==> flow/design.v <==
`default_nettype none
`timescale 1ns/1ns
module debounce #(
    parameter HIST_LEN = 8
)(
    input wire clk,
    input wire reset,
    input wire button,
    output reg debounced
);
    localparam on_value = 2 ** HIST_LEN - 1;
    reg [HIST_LEN-1:0] button_hist;
    always @(posedge clk) begin
        if(reset) begin
            button_hist <= 0;
            debounced <= 1'b0;
        end else begin
            button_hist <= {button_hist[HIST_LEN-2:0], button};
            if(button_hist == on_value)
                debounced <= 1'b1;
            else if(button_hist == {HIST_LEN{1'b0}})
                debounced <= 1'b0;
       end
    end
endmodule
`default_nettype none
`timescale 1ns/1ns
module encoder #(
    parameter WIDTH = 8,
    parameter INCREMENT = 1'b1
)(
    input clk,
    input reset,
    input a,
    input b,
    output reg [WIDTH-1:0] value
);
    reg old_a;
    reg old_b;
    always @(posedge clk) begin
        if(reset) begin
            old_a <= 0;
            old_b <= 0;
            value <= 0;
        end else begin
            old_a <= a;
            old_b <= b;
            case ({a,old_a,b,old_b})
                4'b1000: value <= value + INCREMENT;
                4'b0111: value <= value + INCREMENT;
                4'b0010: value <= value - INCREMENT;
                4'b1101: value <= value - INCREMENT;
                default: value <= value;
            endcase
        end
    end
endmodule
`default_nettype none
`timescale 1ns/1ns
module pwm #(
    parameter WIDTH = 8,
    parameter INVERT = 0
    ) (
    input wire clk,
    input wire reset,
    output wire out,
    input wire [WIDTH-1:0] level
    );
    reg [WIDTH-1:0] count;
    wire pwm_on = count < level;
    always @(posedge clk) begin
        if(reset)
            count <= 1'b0;
        else
            count <= count + 1'b1;
    end
    assign out = reset ? 1'b0:
        INVERT == 1'b0 ? pwm_on : ! pwm_on;
endmodule
`default_nettype none
`timescale 1ns/1ns
module rgb_mixer (
    input clk,
    input reset,
    input enc0_a,
    input enc0_b,
    input enc1_a,
    input enc1_b,
    input enc2_a,
    input enc2_b,
    output pwm0_out,
    output pwm1_out,
    output pwm2_out
);
    wire enc0_a_db, enc0_b_db;
    wire enc1_a_db, enc1_b_db;
    wire enc2_a_db, enc2_b_db;
    wire [7:0] enc0, enc1, enc2;
    debounce #(.HIST_LEN(8)) debounce0_a(.clk(clk), .reset(reset), .button(enc0_a), .debounced(enc0_a_db));
    debounce #(.HIST_LEN(8)) debounce0_b(.clk(clk), .reset(reset), .button(enc0_b), .debounced(enc0_b_db));
    debounce #(.HIST_LEN(8)) debounce1_a(.clk(clk), .reset(reset), .button(enc1_a), .debounced(enc1_a_db));
    debounce #(.HIST_LEN(8)) debounce1_b(.clk(clk), .reset(reset), .button(enc1_b), .debounced(enc1_b_db));
    debounce #(.HIST_LEN(8)) debounce2_a(.clk(clk), .reset(reset), .button(enc2_a), .debounced(enc2_a_db));
    debounce #(.HIST_LEN(8)) debounce2_b(.clk(clk), .reset(reset), .button(enc2_b), .debounced(enc2_b_db));
    encoder #(.WIDTH(8)) encoder0(.clk(clk), .reset(reset), .a(enc0_a_db), .b(enc0_b_db), .value(enc0));
    encoder #(.WIDTH(8)) encoder1(.clk(clk), .reset(reset), .a(enc1_a_db), .b(enc1_b_db), .value(enc1));
    encoder #(.WIDTH(8)) encoder2(.clk(clk), .reset(reset), .a(enc2_a_db), .b(enc2_b_db), .value(enc2));
    pwm #(.WIDTH(8)) pwm0(.clk(clk), .reset(reset), .out(pwm0_out), .level(enc0));
    pwm #(.WIDTH(8)) pwm1(.clk(clk), .reset(reset), .out(pwm1_out), .level(enc1));
    pwm #(.WIDTH(8)) pwm2(.clk(clk), .reset(reset), .out(pwm2_out), .level(enc2));
endmodule
Tool chain data of rgb_mixer
What the tools print for rgb_mixer, step after step. Line numbers count from 1 in the design file above. Operators carry their Yosys type and port widths (W data, S select, Z words). Not given: -

Top module: rgb_mixer. Clock port: clk. Library: sky130hd. Timing corner: tt_025C_1v80.

Word level
Counts by Yosys on the flattened word-level netlist (proc, flatten, opt, wreduce; memories kept). Register bits leave out memories and registers merged into their read ports (data or address). Print and check cells are left out. Cells with the same type and inputs are merged into one.

Under eq/ne operators stands 18. For $lt $le $gt $ge the number is 3. The entry for mux-type cells reads 18. For reduce/logical cells the number is 21. The figure for add/subtract/negate cells is 9.

Operators with widths (number): $add A8 B1 Y8 const B (6); $eq A8 B8 Y1 const B (6); $logic_not A8 Y1 (6); $pmux W8 S2 (3); $eq A4 B4 Y1 const B (6); $sub A8 B1 Y8 const B (3); $lt A8 B8 Y1 (3); $reduce_bool A2 Y1 (9); $mux W1 (15); $reduce_or A2 Y1 (6); $eq A4 B2 Y1 const B (3); $eq A4 B3 Y1 const B (3).

For output and inout bits the number is 3. The figure for input bits is 8. The entry for word-level cells reads 93. The figure for flip-flop bits (word level) is 108.

Depth
Yosys ltp: most cells in a row. Word level: on the elaborated netlist, between registers, memories and ports. Mapped: between sequential cells and ports; inverters and the memories' decode and read muxes count.

For word-level depth the number is 3. For ABC_AREA the number is 0. Gate-level depth with buffers: 8. The figure for mapped depth without buffers is 8.

Synthesis result
Yosys stat after the flow's synthesis: flattened, memories mapped to cells. It holds for the ABC_AREA given above (unset counts as 0); a run with the other value may have another netlist.

Under flip-flop cells stands 108. Cell count: 543. For area of sequential cells the number is 0.0021621 mm^2. Chip area (Yosys): 0.0050423 mm^2. The figure for buffer cells is 13.

Cell types: sky130_fd_sc_hd__dfxtp_1 (number 108, total area 2.16E+03 um^2); sky130_fd_sc_hd__ha_1 (number 43, total area 538.016 um^2); sky130_fd_sc_hd__nor2b_1 (number 52, total area 325.312 um^2); sky130_fd_sc_hd__nor2_1 (number 45, total area 168.912 um^2); sky130_fd_sc_hd__xor2_1 (number 19, total area 166.41 um^2); sky130_fd_sc_hd__nand2_1 (number 38, total area 142.637 um^2); sky130_fd_sc_hd__xnor2_1 (number 15, total area 131.376 um^2); sky130_fd_sc_hd__a21oi_1 (number 26, total area 130.125 um^2); sky130_fd_sc_hd__nand3_1 (number 24, total area 120.115 um^2); sky130_fd_sc_hd__inv_1 (number 30, total area 112.608 um^2); sky130_fd_sc_hd__a21o_1 (number 14, total area 105.101 um^2); sky130_fd_sc_hd__o21ai_0 (number 18, total area 90.086 um^2); sky130_fd_sc_hd__nand2b_1 (number 12, total area 75.072 um^2); sky130_fd_sc_hd__a211oi_1 (number 8, total area 60.058 um^2); sky130_fd_sc_hd__fa_1 (number 3, total area 60.058 um^2); sky130_fd_sc_hd__or4_1 (number 7, total area 52.55 um^2); sky130_fd_sc_hd__clkbuf_1 (number 12, total area 45.043 um^2); sky130_fd_sc_hd__mux2_4 (number 3, total area 45.043 um^2).

Other cell types: 30; their cells: 66. The figures by module come from a second, unflattened synthesis with its own total; it is not the netlist above.

For cell total of the unflattened synthesis the number is 522. Under area total of the unflattened synthesis stands 0.0052625 mm^2.

Each row is one instance without its submodules.

By module: encoder (WIDTH=8) (area 0.0006569 mm^2, cells 71, seq. area 0.0002002 mm^2, times used 3); debounce (HIST_LEN=8) (area 0.000309 mm^2, cells 24, seq. area 0.0001802 mm^2, times used 6); pwm (WIDTH=8) (area 0.0004792 mm^2, cells 55, seq. area 0.0001602 mm^2, times used 3); rgb_mixer (area 0 mm^2, cells 0, seq. area 0 mm^2, times used 1).

Path before layout
Source: OpenSTA report_checks on the synthesized netlist (no wires, ideal clock, input and output delay 20% of the period each), path of least setup slack; recovery checks are left aside. Register names are those of the netlist, which keeps one name where synthesis merged equal registers.

Kind: register to register. Start: reg debounce0_a.debounced. End: reg encoder0.value[7]. Library setup time: 0.121 ns. Path slack: 1.410 ns. The entry for arrival time reads 2.449 ns. Delay of the path: 2.570 ns. The entry for stages on the path reads 9. Under time at the first pin stands 0.000 ns. Required time: 3.859 ns. Under period stands 3.98 ns. Buffers on the path: 0. Under synthesis period reached stands 2.57 ns.

"delay of the path" is the arrival time less input delay plus setup time. "stages on the path": output pins that drive a net of the path, with the launching flip-flop's if there is one; two outputs of one cell count as two. "synthesis period reached" is the clock period less the worst setup slack; recovery checks do not enter. This is arithmetic on one report: input and output delays are still those of the set period (20% each). The rows between start and end are the longest chain of elaborated cells between them; the timing report does not say that the signal goes this way. Where chains are equally long, one stands for them. Each line given opens the expression or statement behind the cell; cells for indexed reads and writes are added by Yosys, which also makes memories of some case tables. At most two assigning lines are given for a register; there are more.

Cells stage by stage: sky130_fd_sc_hd__dfxtp_1 > sky130_fd_sc_hd__or2b_1 > sky130_fd_sc_hd__o22ai_2 > sky130_fd_sc_hd__ha_1 > sky130_fd_sc_hd__a211oi_2 > sky130_fd_sc_hd__o31ai_2 > sky130_fd_sc_hd__a211oi_2 > sky130_fd_sc_hd__mux2_4 > sky130_fd_sc_hd__mux2_4. The entry for cells in the longest elaborated chain reads 3. Elaborated cells between the ends (all ways): 8. For RTL lines with such cells the number is 1. Classes of those cells: eq/ne (4); mux (1); reduce/logical (3).

RTL lines, path after synthesis: start: declaration (RTL line 9) `output reg debounced`; start: assignment (RTL line 16) `debounced <= 1'b0;`; start: assignment (RTL line 20) `debounced <= 1'b1;`; $eq A4 B2 Y1 (RTL line 48) `case ({a,old_a,b,old_b})`; $reduce_or A2 Y1; $pmux W8 S2 (RTL line 48); end: assignment (RTL line 49) `4'b1000: value <= value + INCREMENT;`; end: assignment (RTL line 50) `4'b0111: value <= value + INCREMENT;`; end: declaration (RTL line 36) `output reg [WIDTH-1:0] value`.

Worst path after layout
Path of least setup slack in the final report of entry A (OpenROAD, finished layout, wires in). Where an end is a register, its clock arrival counts in the times.

Kind: register to output. Start: reg encoder0.value[1]. End: out pwm0_out. Under period stands 2.75 ns. Required time: 2.20 ns. The figure for output delay is 0.55 ns. Path slack: 0.18 ns. The entry for arrival time reads 2.02 ns. Under time at the first pin stands 0.38 ns. Buffers on the path: 1. The entry for stages on the path reads 8.

The rows between start and end are the longest chain of elaborated cells between them; the timing report does not say that the signal goes this way. Where chains are equally long, one stands for them. At most two assigning lines are given for a register; there are more.

Cells stage by stage: sky130_fd_sc_hd__dfxtp_2 > sky130_fd_sc_hd__inv_1 > sky130_fd_sc_hd__ha_1 > sky130_fd_sc_hd__a21o_1 > sky130_fd_sc_hd__a21o_1 > sky130_fd_sc_hd__a211oi_1 > sky130_fd_sc_hd__o21a_1 > sky130_fd_sc_hd__dlygate4sd2_1. The entry for cells in the longest elaborated chain reads 2. Elaborated cells between the ends (all ways): 2. For RTL lines with such cells the number is 2. Classes of those cells: compare (1); mux (1).

RTL lines, path after layout: start: declaration (RTL line 36) `output reg [WIDTH-1:0] value`; start: assignment (RTL line 49) `4'b1000: value <= value + INCREMENT;`; start: assignment (RTL line 50) `4'b0111: value <= value + INCREMENT;`; $lt A8 B8 Y1 (RTL line 70) `wire pwm_on = count < level;`; $mux W1 (RTL line 77) `assign out = reset ? 1'b0:`; end: declaration (RTL line 91) `output pwm0_out,`.

Ticket comment

Stored flow runs of rgb_mixer (2 of them; Yosys, OpenROAD, sky130hd). They differ in their settings and are not a sequence. Constraints: input delay and output delay 20% of the set period each, output load 0.01 pF. By "achieved clock period" is meant the clock period of the run minus its worst setup slack. This is arithmetic on one report: input and output delays are still those of the set period (20% each). "time of the worst setup path" = time allowed to the worst setup path (clock period - input delay - output delay, where it has them) - its slack; a late launch clock adds to it, a late capture clock takes from it. "total power after layout": no workload was simulated; the value follows from the tool's default switching activity.

Files of entry A:
==> flow/run.sh <==
#!/bin/bash
# the make line also repeats the synthesis and layout settings of config.mk as NAME=value (left out here)
make -C /OpenROAD-flow-scripts/flow DESIGN_CONFIG=/design/flow/config.mk WORK_HOME=/design/flow/orfs CLKGATE_MAP_FILE= finish
==> flow/config.mk <==
export PLATFORM = sky130hd
export DESIGN_NAME = rgb_mixer
export DESIGN_NICKNAME = rgb_mixer
export VERILOG_FILES = /design/flow/design.v
export SDC_FILE = /design/flow/constraint.sdc
export NUM_CORES = 4
export LEC_CHECK = 0
export CAP_MARGIN = 20
export CORE_MARGIN = 2
export CORE_UTILIZATION = 61
export SLEW_MARGIN = 20
==> flow/constraint.sdc <==
create_clock -name core_clock -period 2.75 [get_ports {clk}]
set_input_delay 0.5500 -clock core_clock [delete_from_list [all_inputs] [get_ports {clk}]]
set_output_delay 0.5500 -clock core_clock [all_outputs]
set_load 0.01 [all_outputs]

Results of entry A. For the area of the synthesized netlist the run shows 0.0050423 mm^2. For the overall die area the run shows 0.0090098 mm^2. For the area of the standard cells in the finished layout the run shows 0.0054815 mm^2. The final utilization is 67.4 %. For the worst setup slack after layout the run shows 0.176 ns. The measured final setup TNS is 0.000 ns. The worst-case hold slack stands at 0.459 ns. For the total power after layout the run shows 2.680 mW. The achieved clock period is 2.574 ns. The time of the worst setup path comes to 2.02 ns. Critical path kind: register to output.

Files of entry B:
==> flow/run.sh <==
#!/bin/bash
# the make line also repeats the synthesis and layout settings of config.mk as NAME=value (left out here)
make -C /OpenROAD-flow-scripts/flow DESIGN_CONFIG=/design/flow/config.mk WORK_HOME=/design/flow/orfs CLKGATE_MAP_FILE= finish
==> flow/config.mk <==
export PLATFORM = sky130hd
export DESIGN_NAME = rgb_mixer
export DESIGN_NICKNAME = rgb_mixer
export VERILOG_FILES = /design/flow/design.v
export SDC_FILE = /design/flow/constraint.sdc
export NUM_CORES = 4
export LEC_CHECK = 0
export ABC_AREA = 1
export CAP_MARGIN = 20
export CELL_PAD_IN_SITES_DETAIL_PLACEMENT = 2
export CELL_PAD_IN_SITES_GLOBAL_PLACEMENT = 1
export CORE_ASPECT_RATIO = 1.31
export CORE_MARGIN = 8
export CORE_UTILIZATION = 41
export MAX_ROUTING_LAYER = met4
export MIN_ROUTING_LAYER = met2
export PLACE_DENSITY_LB_ADDON = 0.2
export SLEW_MARGIN = 30
export TNS_END_PERCENT = 10
==> flow/constraint.sdc <==
create_clock -name core_clock -period 1.6 [get_ports {clk}]
set_input_delay 0.3200 -clock core_clock [delete_from_list [all_inputs] [get_ports {clk}]]
set_output_delay 0.3200 -clock core_clock [all_outputs]
set_load 0.01 [all_outputs]

Outcome of entry B: not finished: clock tree synthesis ended with error DPL-0033.
